==> flow/design.v <==
`timescale 1ns / 1ps
module input_control(
    input clk,
    input reset,
    input conv_run,
    input [71:0] kernel,
    output reg enable_ram,
    output reg [7:0] address_ram,
    output reg [23:0] weight
    );
    reg [1:0] count = 0;
    integer last_addr = 8'b0;
    always @(posedge clk, posedge reset)
    begin
        if (reset) begin
            enable_ram <= 0;
            address_ram <= 0;
            count <= 0;
        end
        else begin
            count <= count + 1;
            if (conv_run) begin
                enable_ram <= 1;                
                case (count)
                    0: begin
                        weight <= kernel[71:48];
                        address_ram <= last_addr;
                    end
                    1: begin
                        weight <= kernel[47:24];
                        address_ram <= last_addr + 1;
                    end
                    2: begin
                        weight <= kernel[23:0];
                        address_ram <= last_addr + 2;
                    end
                    3: begin
                        last_addr <= last_addr + 1;
                    end
                endcase
            end
            else
                enable_ram <= 0;
        end
    end    
endmodule
# From RTL to reports: input_control
# The steps from the RTL of input_control to its reports follow in flow order.
# Lines are those of the file above, counted from 1.
# Operators: Yosys type, input widths -> output width; for muxes data width and select width s.
# A cell with n/a has no value.
# design
top_module	input_control
clock	clk
lib	sky130hd
pvt_corner	tt_025C_1v80

# Word-level counts
# Source: Yosys, flattened and elaborated, memories not mapped. Widths are those after wreduce. Registers that Yosys merges into a memory's read port (data or address) are not register bits. Print and check cells do not count. Equal cells are merged and count once.
# bits
regBits	67
in_bits	75
wordCells	20
# op_classes
addsub	3
eq_ne	3
muxes	3
logic	1
reduce_logical	5
# ops
cell	n
$pmux 24 s3	1
$add 32x2->32 const B	1
$pmux 8 s3	1
$add 8x3->8 const B	1
$reduce_and 3->1	2
$eq 2x2->1 const B	2
$reduce_bool 3->1	1
$add 2x1->2 const B	1
$eq 2x1->1 const B	1
$logic_not 2->1	1
$reduce_and 2->1	1
$not 1->1	1
$mux 1	1

# Depth
# Yosys ltp: most cells in a row. Word level: on the elaborated netlist, between registers, memories and ports. Mapped: between sequential cells and ports; inverters and the memories' decode and read muxes count.
# depth
depth_word	3
ABC_AREA	0
mapped_depth	8
mapped_depth_nobuf	6

# Netlist
# The flow's flattened synthesis, as Yosys stat reports it; memories are mapped. The netlist is that of the ABC_AREA named above (0 if unset); the other value can give another one.
# synth_totals
cells	211
yosys_area_um2	2270.9
seq_area_um2	1236.2
flip_flops	43
buf_cells	19
# types
cell	n	type_area_um2
sky130_fd_sc_hd__edfxtp_1	32	960.922
sky130_fd_sc_hd__dfrtp_1	11	275.264
sky130_fd_sc_hd__a22oi_1	24	180.173
sky130_fd_sc_hd__o21ai_0	30	150.144
sky130_fd_sc_hd__nand2_1	35	131.376
sky130_fd_sc_hd__ha_1	6	75.072
sky130_fd_sc_hd__buf_6	4	45.043
sky130_fd_sc_hd__xnor2_1	4	35.034
sky130_fd_sc_hd__clkbuf_1	9	33.782
sky130_fd_sc_hd__inv_1	8	30.029
sky130_fd_sc_hd__nor2_1	7	26.275
sky130_fd_sc_hd__buf_2	5	25.024
sky130_fd_sc_hd__mux2_2	2	22.522
sky130_fd_sc_hd__nand3_2	2	20.019
sky130_fd_sc_hd__and3_1	3	18.768
sky130_fd_sc_hd__o22ai_1	3	18.768
sky130_fd_sc_hd__o22a_1	2	17.517
sky130_fd_sc_hd__xor2_1	2	17.517
# Other cell types: 19; their cells: 22.

# Worst setup path after synthesis
# OpenSTA on the mapped netlist: ideal clock, no wires. The path of least setup slack (recovery checks aside). Input and output delay are each 20% of the period. Register names are those of the netlist, which keeps one name where synthesis merged equal registers.
# synth_timing
path_kind	register -> register
start	register count[0]
end	register weight[0]
tclk_ps	2330
launch_ps	0
arrival_ps	2069
path_slack_ps	-144
delay_ps	2474
stages	6
n_path_buf	2
synth_period_reached_ps	2474
# "delay_ps" = arrival - input delay + setup time.
# "stages": output pins that drive a net of the path, with the launching flip-flop's if there is one; two outputs of one cell count as two.
# "synth_period_reached_ps" is the clock period less the worst setup slack; recovery checks do not enter. This is arithmetic on one report: input and output delays are still those of the set period (20% each).
# Between the ends stands the longest chain of elaborated cells between them, by number of cells; it is not shown to be the way that was timed. Of several equally long chains one is given.
# A line is the first line of the expression or statement that the cell stems from. Yosys adds cells for indexed reads and writes and turns some case tables into memories.
# A register here has more assigning lines than the two given.
# The path ends at the enable pin of a flip-flop; only ways to that pin are counted.
# synth_via
path_cell_list	sky130_fd_sc_hd__dfrtp_1 > sky130_fd_sc_hd__ha_1 > sky130_fd_sc_hd__nand2b_1 > sky130_fd_sc_hd__clkbuf_1 > sky130_fd_sc_hd__buf_6 > sky130_fd_sc_hd__nor2_1
elab_chain_cells	3
# synth_rtl
item	line_no	text
start: declaration	11	reg [1:0] count = 0;
start: assignment	18	count <= 0;
start: assignment	21	count <= count + 1;
$eq 2x2->1	24	case (count)
$reduce_bool 3->1	n/a
$reduce_and 3->1	n/a
end: assignment	26	weight <= kernel[71:48];
end: assignment	30	weight <= kernel[47:24];
end: declaration	9	output reg [23:0] weight

# Timing after layout
# From the final timing report of flow run 1: the path of least setup slack in the routed layout; clock arrival at registers is part of the times.
# The path's times are printed in steps of 10 ps; the period is the one set.
# layout_timing
path_kind	register -> register
start	register count[0]
end	register address_ram[3]
tclk_ps	2010
launch_ps	290
arrival_ps	1940
path_slack_ps	230
stages	7
n_path_buf	0
# Between the ends stands the longest chain of elaborated cells between them, by number of cells; it is not shown to be the way that was timed. Of several equally long chains one is given.
# A register here has more assigning lines than the two given.
# layout_via
path_cell_list	sky130_fd_sc_hd__dfrtp_1 > sky130_fd_sc_hd__inv_1 > sky130_fd_sc_hd__ha_1 > sky130_fd_sc_hd__inv_1 > sky130_fd_sc_hd__o211a_1 > sky130_fd_sc_hd__o22ai_1 > sky130_fd_sc_hd__o21ai_0
elab_chain_cells	3
# layout_rtl
item	line_no	text
start: declaration	11	reg [1:0] count = 0;
start: assignment	18	count <= 0;
start: assignment	21	count <= count + 1;
$eq 2x2->1	24	case (count)
$reduce_bool 3->1	n/a
$reduce_and 2->1	n/a
end: assignment	27	address_ram <= last_addr;
end: assignment	31	address_ram <= last_addr + 1;
end: declaration	8	output reg [7:0] address_ram,

# Record of 2 stored runs of the RTL-to-layout flow on input_control, platform sky130hd. The runs are unordered. Constraints: input delay and output delay 20% of the set period each, output load 0.01 pF.
# "clock_period_reached_ps" is the run's clock period less its worst setup slack. It is reckoned from that one timing run; input and output delays stay at 20% of the period that was set.
# By "critical_path_time_ps" is meant the share of the clock period that the worst setup path is allowed (20% is reserved at inputs, 20% at outputs), minus its slack. Clock arrival times at its registers enter into it.
# "fin_power_uw" is the tool's figure for a default switching activity; nothing was simulated.
# "critical_path_time_ps" is given in steps of 10 ps.
# Settings: . = not set for that run.
# Results: . = not shown.
run name	period_ns	CORE_UTILIZATION	PLACE_DENSITY	CORE_ASPECT_RATIO	CORE_MARGIN	CELL_PAD_IN_SITES_GLOBAL_PLACEMENT	CELL_PAD_IN_SITES_DETAIL_PLACEMENT	GPL_TIMING_DRIVEN	CTS_CLUSTER_SIZE	CTS_CLUSTER_DIAMETER	CAP_MARGIN	MAX_ROUTING_LAYER	SLEW_MARGIN	TNS_END_PERCENT	ABC_AREA	GPL_ROUTABILITY_DRIVEN	MIN_ROUTING_LAYER	post_synth_area_um2	die_um2	clock_period_reached_ps	tns_ps	util_pct	critical_path_time_ps	worst_setup_path_type	worst_setup_slack_ps	fin_power_uw	finalCellArea_um2	hold_ws_ps
flow run 1	2.01	34	0.36	1.16	4	1	2	1	85	362	30	met4	20	.	.	.	.	2270.9	8054.2	1784	0	56.0	1780	register -> register	226	1895	3563.4	512
flow run 2	3.46	51	0.44	1.84	9	3	.	1	.	218	30	.	25	45	0	0	met1	.	.	.	.	.	.	.	.	.	.	.
# Flow run 2: no results, placement failed with GPL-0301
